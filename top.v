==> flow/design.v <==
module top (hwclk, led1, led2, led3, led4, led5, led6, led7, led8 );
    input hwclk;
    output led1;
    output led2;
    output led3;
    output led4;
    output led5;
    output led6;
    output led7;
    output led8;
    reg [31:0] counter = 32'b0;
    assign led1 = counter[18];
    assign led2 = counter[19];
    assign led3 = counter[20];
    assign led4 = counter[21];
    assign led5 = counter[22];
    assign led6 = counter[23];
    assign led7 = counter[24];
    assign led8 = counter[25];
    always @ (posedge hwclk) begin
        counter <= counter + 1;
    end
endmodule
# Step by step through the tools: top
# Tool output for the design above, in the order of the flow.
# Lines are those of the file above, counted from 1.
# Operators carry their Yosys type and port widths (W data, S select, Z words).
# Cell names lack the library's common part.
# Not given: -
dict set report design {
  top {top}
  clk_port {hwclk}
  lib {sky130hd}
  corner {tt_025C_1v80}
}

# Elaborated design
# Source: Yosys, flattened and elaborated, memories not mapped. Widths are those after wreduce; folded enables and synchronous resets count as part of the registers. Registers that Yosys merges into a memory's read port (data or address) are not register bits. Print and check cells do not count. Equal cells are merged and count once.
dict set report classes {
  addsub 1
}
# op n
set op_table {}
lappend op_table {{$add A32 B1 Y32 const B} 1}
dict set report bits {
  regBits 32
  inputBits 1
  output_inout_bits 8
  wordCells 2
}

# Longest topological paths
# Depth = most cells in a row (Yosys ltp): at word level without a register or memory, in the mapped netlist without a sequential cell, where the memories' decode and read muxes count.
dict set report depth {
  word_depth 1
  abc_area 0
  ltp_mapped 6
  depth_no_buf 5
}

# Mapped cells and area
# Source: synth_stat.txt of the flow (Yosys; design flattened, memories mapped). It holds for the ABC_AREA given above (unset counts as 0); a run with the other value may have another netlist.
# type n area_total_um2
set types {}
lappend types {dfxtp_1 26 520.499}
lappend types {xor2_1 13 113.859}
lappend types {xnor2_1 11 96.342}
lappend types {nand3_1 8 40.038}
lappend types {nor4_2 3 37.536}
lappend types {nor2_1 8 30.029}
lappend types {nand2_1 7 26.275}
lappend types {nand4_1 4 25.024}
lappend types {nor3_1 5 25.024}
lappend types {nand4_4 1 21.27}
lappend types {nor4_4 1 21.27}
lappend types {inv_1 5 18.768}
lappend types {and3_1 2 12.512}
lappend types {ha_1 1 12.512}
lappend types {or2_1 2 12.512}
lappend types {and4_1 1 8.758}
lappend types {buf_4 1 7.507}
lappend types {and2_1 1 6.256}
lappend types {buf_2 1 5.005}
dict set report synth_totals {
  mapped_cells 101
  mapped_area_um2 1041.0
  seq_area_um2 520.5
  ff_cells 26
  buffers 2
}

# Path before layout
# Path of least setup slack by OpenSTA after synthesis, without wires, with an ideal clock, recovery checks aside; 20% of the period is set as input and as output delay. Where synthesis merged equal registers, the netlist keeps one of their names.
dict set report synth_timing {
  path_type {reg-to-reg}
  from {reg counter[0]}
  to {reg counter[18]}
  clock_period_ns 1.6
  setup_time_ns 0.072
  t_first_pin_ns 0.000
  t_arrival_ns 1.358
  required_ns 1.528
  slack_ns 0.170
  delay_ns 1.430
  stages 7
  path_buffers 1
  synth_period_reached_ns 1.43
}
# "delay_ns" = arrival - input delay + setup time.
# "stages": output pins that drive a net of the path, with the launching flip-flop's if there is one; two outputs of one cell count as two.
# "synth_period_reached_ns" = period - worst setup slack (recovery checks aside). The figure is calculated, with input and output delays left at 20% of the set period.
# The rows between start and end are the longest chain of elaborated cells between them; the timing report does not say that the signal goes this way. Where chains are equally long, one stands for them.
# Each line given opens the expression or statement behind the cell; cells for indexed reads and writes are added by Yosys, which also makes memories of some case tables.
dict set report synth_via {
  cell_sequence {dfxtp_1 > ha_1 > nand3_1 > or2_1 > buf_2 > nor3_1 > xor2_1}
  elab_chain_cells 1
  cone_cells 1
  cone_lines 1
  classes_between {add/sub (1)}
}
# item line
set synth_lines {}
lappend synth_lines {{start: declaration} 11} ;# reg [31:0] counter = 32'b0;
lappend synth_lines {{start: assignment} 21} ;# counter <= counter + 1;
lappend synth_lines {{$add A32 B1 Y32} 21}
lappend synth_lines {{end: assignment} 21}
lappend synth_lines {{end: declaration} 11}

# Path in the finished layout
# From the final timing report of stored run 2: the path of least setup slack in the routed layout; clock arrival at registers is part of the times.
dict set report layout_timing {
  path_type {reg-to-output}
  from {reg counter[18]}
  to {out led1}
  clock_period_ns 1.64
  out_delay_ns 0.33
  t_first_pin_ns 0.30
  t_arrival_ns 1.24
  required_ns 1.31
  slack_ns 0.07
  stages 2
  path_buffers 1
}
dict set report layout_via {
  cell_sequence {dfxtp_2 > clkdlybuf4s50_1}
  elab_chain_cells 0
  cone_cells 0
  cone_lines 0
}
# item line
set layout_lines {}
lappend layout_lines {{start: declaration} 11} ;# reg [31:0] counter = 32'b0;
lappend layout_lines {{start: assignment} 21} ;# counter <= counter + 1;
lappend layout_lines {{end: declaration} 3} ;# output led1;

--- measured runs ---
Measured results for top: 2 stored runs of the Yosys and OpenROAD flow on sky130hd. The settings differ; the order carries no meaning. The constraints put input and output delay at 20% of the set period each and load the outputs with 0.01 pF.
"period_reached_ns": clock period set for the run, less the worst setup slack. It is reckoned from that one timing run; input and output delays stay at 20% of the period that was set.
"worstPathTime_ns": the worst setup path's part of the clock period (all of it between registers, 20% less for each end at a port) less its slack. A launch clock that arrives late makes it longer, a capture clock that arrives late makes it shorter.
"power_w" rests on the timing tool's default activity at the inputs, not on a simulated workload.

[flow] stored run 1: files
==> flow/run.sh <==
#!/bin/bash
# the make line also repeats the synthesis and layout settings of config.mk as NAME=value (left out here)
make -C /OpenROAD-flow-scripts/flow DESIGN_CONFIG=/design/flow/config.mk WORK_HOME=/design/flow/orfs CLKGATE_MAP_FILE= finish
==> flow/config.mk <==
export PLATFORM = sky130hd
export DESIGN_NAME = top
export DESIGN_NICKNAME = top
export VERILOG_FILES = /design/flow/design.v
export SDC_FILE = /design/flow/constraint.sdc
export NUM_CORES = 4
export LEC_CHECK = 0
export CAP_MARGIN = 20
export CELL_PAD_IN_SITES_DETAIL_PLACEMENT = 2
export CELL_PAD_IN_SITES_GLOBAL_PLACEMENT = 1
export CORE_MARGIN = 6
export CORE_UTILIZATION = 58
export GPL_ROUTABILITY_DRIVEN = 0
export MAX_ROUTING_LAYER = met5
export PLACE_DENSITY_LB_ADDON = 0.04
export SETUP_SLACK_MARGIN = 0.65
export SLEW_MARGIN = 20
export TNS_END_PERCENT = 50
==> flow/constraint.sdc <==
create_clock -name core_clock -period 2.96 [get_ports {hwclk}]
set_input_delay 0.5920 -clock core_clock [delete_from_list [all_inputs] [get_ports {hwclk}]]
set_output_delay 0.5920 -clock core_clock [all_outputs]
set_load 0.01 [all_outputs]

[flow] stored run 1: stopped before the end: placement reported DPL-0033

[flow] stored run 2: files
==> flow/run.sh <==
#!/bin/bash
# the make line also repeats the synthesis and layout settings of config.mk as NAME=value (left out here)
make -C /OpenROAD-flow-scripts/flow DESIGN_CONFIG=/design/flow/config.mk WORK_HOME=/design/flow/orfs CLKGATE_MAP_FILE= finish
==> flow/config.mk <==
export PLATFORM = sky130hd
export DESIGN_NAME = top
export DESIGN_NICKNAME = top
export VERILOG_FILES = /design/flow/design.v
export SDC_FILE = /design/flow/constraint.sdc
export NUM_CORES = 4
export LEC_CHECK = 0
export CAP_MARGIN = 30
export CELL_PAD_IN_SITES_DETAIL_PLACEMENT = 0
export CELL_PAD_IN_SITES_GLOBAL_PLACEMENT = 2
export CORE_MARGIN = 4
export CORE_UTILIZATION = 37
export GPL_ROUTABILITY_DRIVEN = 0
export PLACE_DENSITY_LB_ADDON = 0.26
export SLEW_MARGIN = 25
==> flow/constraint.sdc <==
create_clock -name core_clock -period 1.64 [get_ports {hwclk}]
set_input_delay 0.3280 -clock core_clock [delete_from_list [all_inputs] [get_ports {hwclk}]]
set_output_delay 0.3280 -clock core_clock [all_outputs]
set_load 0.01 [all_outputs]

[flow] stored run 2: metrics
[metrics] ws_hold_ns = 0.450
[metrics] power_w = 0.0008852
[metrics] layout_utilization_pct = 46.3
[metrics] timing.setup.ws_ns = 0.074
[metrics] setupTns_ns = 0.000
[metrics] layout_stdcell_area_um2 = 1198.7
[metrics] period_reached_ns = 1.566
[metrics] worstPathTime_ns = 1.24
[metrics] path_kind = reg-to-output
[metrics] synth_area_um2 = 1041.0
[metrics] final_die_area_um2 = 3725.9
--- end ---
