==> flow/design.v <==
module HelloWorld (
    input wire clk,   
    output reg [7:0] leds  
);
    reg [24:0] counter;  
    always @(posedge clk) begin
        counter <= counter + 1;  
        if (counter == 25'd24_999_999) begin  
            leds <= ~leds;  
            counter <= 0;  
        end
    end
    initial begin
        counter = 0;  
        leds = 0;  
    end
endmodule
# ---- From RTL to reports: HelloWorld
# Tool output for the design above, in the order of the flow.
# Line numbers count from 1 in the design file above.
# The mark n/a stands for no value.
dict set report design {
  top_module {HelloWorld}
  clock_port {clk}
  cell_library {sky130hd}
  corner {tt_025C_1v80}
}

# ---- After elaboration
# Yosys after proc, flatten, opt, wreduce and memory -nomap, before mapping. Enables and synchronous resets that opt folds into registers are not counted as muxes. Memory bits, and registers merged into a memory's read port (data or address), are not among the register bits. Print and check cells are not counted. Equal cells are merged and count once.
dict set report bits {
  out_inout_bits 8
  inputBits 1
  wordCells 5
  ff_bits 33
}
dict set report classes {
  bitwise 1
  addsub 1
  equal 1
}
# op count
set ops {}
lappend ops {{25-bit by 1-bit adder with 25-bit output with constant B} 1}
lappend ops {{25-bit == test with constant B} 1}
lappend ops {{8-bit inverter} 1}

# ---- Longest topological paths
# Yosys ltp: most cells in a row. Word level: on the elaborated netlist, between registers, memories and ports. Mapped: between sequential cells and ports; inverters and the memories' decode and read muxes count.
dict set report logic_depth {
  ltp_word 1
  abc_area 1
  depth_mapped 9
}

# ---- Netlist
# The flow's flattened synthesis, as Yosys stat reports it; memories are mapped. The netlist is that of the ABC_AREA named above (0 if unset); the other value can give another one.
dict set report mapped {
  mapped_cells 223
  area_um2 1660.3
  sequential_area_um2 740.7
  ffs 33
  n_buf 1
}
# cell count type_area_um2
set by_type {}
lappend by_type {sky130_fd_sc_hd__dfxtp_1 25 500.48}
lappend by_type {sky130_fd_sc_hd__edfxtp_1 8 240.23}
lappend by_type {sky130_fd_sc_hd__nand2_1 58 217.709}
lappend by_type {sky130_fd_sc_hd__inv_1 35 131.376}
lappend by_type {sky130_fd_sc_hd__nor2_1 34 127.622}
lappend by_type {sky130_fd_sc_hd__nor2_2 15 93.84}
lappend by_type {sky130_fd_sc_hd__xor2_1 8 70.067}
lappend by_type {sky130_fd_sc_hd__nand3_1 13 65.062}
lappend by_type {sky130_fd_sc_hd__nor2_4 3 33.782}
lappend by_type {sky130_fd_sc_hd__xnor2_1 3 26.275}
lappend by_type {sky130_fd_sc_hd__nand2_2 4 25.024}
lappend by_type {sky130_fd_sc_hd__nand4_1 4 25.024}
lappend by_type {sky130_fd_sc_hd__buf_12 1 20.019}
lappend by_type {sky130_fd_sc_hd__and2_1 3 18.768}
lappend by_type {sky130_fd_sc_hd__a21oi_1 3 15.014}
lappend by_type {sky130_fd_sc_hd__ha_1 1 12.512}
lappend by_type {sky130_fd_sc_hd__nand2_4 1 11.261}
lappend by_type {sky130_fd_sc_hd__o21ai_0 2 10.01}
# Other cell types: 2; their cells: 2.

# ---- Timing after synthesis
# OpenSTA on the mapped netlist: ideal clock, no wires. The path of least setup slack (recovery checks aside). Input and output delay are each 20% of the period. Register names are those of the netlist, which keeps one name where synthesis merged equal registers.
dict set report synth_path {
  kind {reg-to-reg}
  start {reg counter[0]}
  end {reg leds[0]}
  t_arrival_ps 1478
  tclk_ps 1990
  driving_pins 8
  delay_ps 1853
  t_required_ps 1615
  t_first_pin_ps 0
  path_slack_ps 136
  setup_ps 375
  synth_period_reached_ps 1854
}
# "delay_ps" = arrival - input delay + setup time.
# "driving_pins" counts driving pins, that of a launching flip-flop among them; a cell with two outputs on the path counts twice.
# "synth_period_reached_ps" = period - worst setup slack (recovery checks aside). The figure is calculated, with input and output delays left at 20% of the set period.
# The rows between start and end are the longest chain of elaborated cells between them; the timing report does not say that the signal goes this way. Where chains are equally long, one stands for them.
# A line is the first line of the expression or statement that the cell stems from. Yosys adds cells for indexed reads and writes and turns some case tables into memories.
dict set report synth_via {
  path_cell_list {sky130_fd_sc_hd__dfxtp_1 sky130_fd_sc_hd__ha_1 sky130_fd_sc_hd__nand2_2 sky130_fd_sc_hd__nor2_4 sky130_fd_sc_hd__nand2_4 sky130_fd_sc_hd__nor2_4 sky130_fd_sc_hd__inv_1 sky130_fd_sc_hd__nor2_1}
  elab_chain_cells 1
  cells_between 1
  cone_classes {eq/ne: 1}
}
# element line
set synth_rtl {}
lappend synth_rtl {{start: declaration} 5} ;# reg [24:0] counter;
lappend synth_rtl {{start: assignment} 7} ;# counter <= counter + 1;
lappend synth_rtl {{start: assignment} 10} ;# counter <= 0;
lappend synth_rtl {{25-bit == test} 8} ;# if (counter == 25'd24_999_999) begin
lappend synth_rtl {{end: assignment} 9} ;# leds <= ~leds;
lappend synth_rtl {{end: declaration} 3} ;# output reg [7:0] leds

# ---- Timing after layout
# Path of least setup slack in the final report of stored run 2 (OpenROAD, finished layout, wires in). Where an end is a register, its clock arrival counts in the times.
# The path's times are printed in steps of 10 ps; the period is the one set.
dict set report layout_path {
  kind {reg-to-reg}
  start {reg counter[7]}
  end {reg leds[0]}
  setup_ps 290
  driving_pins 6
  t_arrival_ps 1490
  tclk_ps 1420
  path_slack_ps -20
  t_first_pin_ps 330
  t_required_ps 1470
}
# The rows between start and end are the longest chain of elaborated cells between them; the timing report does not say that the signal goes this way. Where chains are equally long, one stands for them.
dict set report layout_via {
  path_cell_list {sky130_fd_sc_hd__dfxtp_1 sky130_fd_sc_hd__inv_1 sky130_fd_sc_hd__nand4_1 sky130_fd_sc_hd__nor2_1 sky130_fd_sc_hd__nand3_1 sky130_fd_sc_hd__nor2_4}
  elab_chain_cells 1
  cells_between 1
  cone_classes {eq/ne: 1}
}
# element line
set layout_rtl {}
lappend layout_rtl {{start: declaration} 5} ;# reg [24:0] counter;
lappend layout_rtl {{start: assignment} 7} ;# counter <= counter + 1;
lappend layout_rtl {{start: assignment} 10} ;# counter <= 0;
lappend layout_rtl {{25-bit == test} 8} ;# if (counter == 25'd24_999_999) begin
lappend layout_rtl {{end: assignment} 9} ;# leds <= ~leds;
lappend layout_rtl {{end: declaration} 3} ;# output reg [7:0] leds

; Design HelloWorld on sky130hd. What follows are 2 stored runs of the flow, each under its own settings; their order means nothing. The constraints put input and output delay at 20% of the set period each and load the outputs with 0.01 pF.
; By "achieved_clock_period_ps" is meant the clock period of the run minus its worst setup slack. This is arithmetic on one report: input and output delays are still those of the set period (20% each).
; "worst_path_time_ps" means the part of the period allowed to the worst setup path (the constraints hold back 20% at inputs and 20% at outputs) less its slack; where the path has registers, the arrival times of their clocks count too.
; "fin_power_mw" rests on the timing tool's default activity at the inputs, not on a simulated workload.
; "worst_path_time_ps" is known to 10 ps.

[stored run 1: settings]
period_ns = 3.26
CORE_UTILIZATION = 54
PLACE_DENSITY_LB_ADDON = 0.18
CELL_PAD_IN_SITES_GLOBAL_PLACEMENT = 3
CELL_PAD_IN_SITES_DETAIL_PLACEMENT = 0
GPL_TIMING_DRIVEN = 1
GPL_ROUTABILITY_DRIVEN = 1
CTS_CLUSTER_DIAMETER = 203
CAP_MARGIN = 25
MIN_ROUTING_LAYER = met2
MAX_ROUTING_LAYER = met4
CORE_MARGIN = 2
SLEW_MARGIN = 20
[stored run 1: results]
outcome = unfinished; error FLW-0024 in placement

[stored run 2: settings]
period_ns = 1.42
CORE_UTILIZATION = 48
SETUP_SLACK_MARGIN = 0.41
PLACE_DENSITY_LB_ADDON = 0.25
CORE_MARGIN = 3
CELL_PAD_IN_SITES_GLOBAL_PLACEMENT = 1
CELL_PAD_IN_SITES_DETAIL_PLACEMENT = 0
ABC_AREA = 1
GPL_ROUTABILITY_DRIVEN = 0
CTS_CLUSTER_SIZE = 72
CTS_CLUSTER_DIAMETER = 317
CAP_MARGIN = 20
SLEW_MARGIN = 10
[stored run 2: results]
achieved_clock_period_ps = 1443
setup_tns_ps = -200
synthesis_area_um2 = 1660.3
fin_power_mw = 1.446
die_footprint_um2 = 4201.0
worst_path_time_ps = 1440
worst_setup_path_type = reg-to-reg
cell_area_final_um2 = 2232.1
final_setup_ws_ps = -23
final_hold_ws_ps = 473
finalUtil_pct = 70.2
