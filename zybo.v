==> flow/design.v <==
module TemporalThermalCovertChannel (
    input wire clk,       
    input wire reset,     
    output reg led1, led2, led3, led4  
);
    reg [74:0] ring_oscillator;  
    always @(posedge clk or posedge reset) begin
        if (reset) begin
            ring_oscillator <= {75{1'b1}};  
        end else begin
            ring_oscillator[0] <= ~ring_oscillator[74];
            ring_oscillator[74:1] <= ring_oscillator[73:0];
        end
    end
    always @(posedge clk) begin
        if (reset) begin
            {led1, led2, led3} <= 3'b111;  
            led4 <= 1'b0;                  
        end else begin
            {led1, led2, led3} <= 3'b111;  
            led4 <= ring_oscillator[0];    
        end
    end
    (* DONT_TOUCH = "true" *) wire prevent_optimization = &ring_oscillator;
endmodule
* Reports on TemporalThermalCovertChannel
The steps from the RTL of TemporalThermalCovertChannel to its reports follow in flow order.
Line numbers count from 1 in the design file above.
Operators: Yosys type, input widths -> output width; for muxes data width and select width s.
Library cell names are shortened.
The mark - stands for no value.
- Top :: TemporalThermalCovertChannel
- Clock input :: clk
- Standard-cell library :: sky130hd
- Corner :: tt_025C_1v80

* After elaboration
Yosys after proc, flatten, opt, wreduce and memory -nomap, before mapping. Enables and synchronous resets that opt folds into registers are not counted as muxes. Memory bits, and registers merged into a memory's read port (data or address), are not among the register bits. Print and check cells are not counted. Equal cells are merged and count once.
- Bitwise gates (word level) :: 1
** Operators by type and width (count)
- $not 1->1 :: 1
- Register bits after elaboration :: 76
- Bits of input ports :: 2

* Longest topological paths
Yosys ltp: most cells in a row. Word level: on the elaborated netlist, between registers, memories and ports. Mapped: between sequential cells and ports; inverters and the memories' decode and read muxes count.
- Depth after elaboration :: 1
- ABC_AREA :: 0
- Depth in mapped cells :: 1
- Depth with buffers taken out :: 1

* Netlist
Source: synth_stat.txt of the flow (Yosys; design flattened, memories mapped). It holds for the ABC_AREA given above (unset counts as 0); a run with the other value may have another netlist.
- Flip-flops :: 76
- Cell area after synthesis :: 2030.7 sq um
- Sequential part of the area :: 1990.7 sq um
- Mapped cells :: 83
** Cell types
- dfstp_2 :: count 75, area in all 1970.64 sq um
- buf_4 :: count 3, area in all 22.522 sq um
- dfxtp_1 :: count 1, area in all 20.019 sq um
- inv_1 :: count 2, area in all 7.507 sq um
- nor2b_1 :: count 1, area in all 6.256 sq um
- conb_1 :: count 1, area in all 3.754 sq um

* Worst setup path after synthesis
OpenSTA on the mapped netlist: ideal clock, no wires. The path of least setup slack (recovery checks aside). Input and output delay are each 20% of the period. Register names are those of the netlist, which keeps one name where synthesis merged equal registers.
- Path type :: reg2reg
- Start :: register ring_oscillator[0]
- End :: register led4
- Clock period :: 0.958 ns
- Data arrival time :: 0.599 ns
- Launch time at the first pin :: 0.000 ns
- Buffers on the path :: 0
- Delay of the path :: 0.664 ns
- Required time :: 0.893 ns
- Setup slack :: 0.294 ns
- Driving pins on the path :: 2
- Synthesis period reached :: 0.664 ns
"delay of the path" is the arrival time less input delay plus setup time.
"driving pins on the path": output pins that drive a net of the path, with the launching flip-flop's if there is one; two outputs of one cell count as two.
"synthesis period reached" = period - worst setup slack (recovery checks aside). The figure is calculated, with input and output delays left at 20% of the set period.
- Path through :: dfstp_2 > nor2b_1
- Cells in the longest elaborated chain :: 0
** Ends and longest elaborated chain, post-synthesis
- start: declaration :: RTL line 6 : reg [74:0] ring_oscillator;
- start: assignment :: RTL line 9 : ring_oscillator <= {75{1'b1}};
- start: assignment :: RTL line 11 : ring_oscillator[0] <= ~ring_oscillator[74];
- end: assignment :: RTL line 18 : led4 <= 1'b0;
- end: assignment :: RTL line 21 : led4 <= ring_oscillator[0];
- end: declaration :: RTL line 4 : output reg led1, led2, led3, led4

* Worst path after layout
Path of least setup slack in the final report of record 2 (OpenROAD, finished layout, wires in). Where an end is a register, its clock arrival counts in the times.
- Path type :: reg2out
- Start :: register led4
- End :: output led4
- Setup slack :: 0.10 ns
- Clock period :: 1.16 ns
- Required time :: 0.93 ns
- Driving pins on the path :: 2
- Launch time at the first pin :: 0.38 ns
- Buffers on the path :: 1
- Data arrival time :: 0.83 ns
- Path through :: dfxtp_1 > buf_2
- Cells in the longest elaborated chain :: 0
** Ends and longest elaborated chain, post-layout
- start: declaration :: RTL line 4 : output reg led1, led2, led3, led4
- start: assignment :: RTL line 18 : led4 <= 1'b0;
- start: assignment :: RTL line 21 : led4 <= ring_oscillator[0];
- end: declaration :: RTL line 4

# Flow runs of TemporalThermalCovertChannel

Stored flow runs of TemporalThermalCovertChannel (2 of them; Yosys, OpenROAD, sky130hd). They differ in their settings and are not a sequence. Constraints: input delay and output delay 20% of the set period each, output load 0.01 pF.
"achieved clock period" is the run's clock period less its worst setup slack. It is reckoned from that one timing run; input and output delays stay at 20% of the period that was set.
"worst path time" = time allowed to the worst setup path (clock period - input delay - output delay, where it has them) - its slack; a late launch clock adds to it, a late capture clock takes from it.
"power consumption" is the tool's figure for a default switching activity; nothing was simulated.

** Record 1
- Settings :: period_ns=1.03; CORE_UTILIZATION=70; PLACE_DENSITY=0.85; HOLD_SLACK_MARGIN=0.2; CORE_ASPECT_RATIO=0.95; CELL_PAD_IN_SITES_DETAIL_PLACEMENT=1; TNS_END_PERCENT=30; GPL_TIMING_DRIVEN=1; CAP_MARGIN=0; CORE_MARGIN=2; SLEW_MARGIN=20
- Outcome :: no results, placement failed with DPL-0033

** Record 2
- Settings :: period_ns=1.16; CORE_UTILIZATION=66; SETUP_SLACK_MARGIN=0.21; PLACE_DENSITY_LB_ADDON=0.02; CORE_MARGIN=8; TNS_END_PERCENT=60; CTS_CLUSTER_DIAMETER=325; MAX_ROUTING_LAYER=met4; CAP_MARGIN=20; SLEW_MARGIN=20
- Total negative slack :: 0.000 ns
- Worst setup slack after layout :: 0.096 ns
- Post-synthesis cell area :: 2,030.7 sq um
- Utilization of the finished layout :: 0.771
- Standard-cell area of the final layout :: 2,294.7 sq um
- Worst path time :: 0.83 ns
- Critical path type :: reg2out
- Achieved clock period :: 1.064 ns
- Power consumption :: 4.560 mW
- Post-route worst hold slack :: 0.353 ns
- Total die area :: 5,108.0 sq um
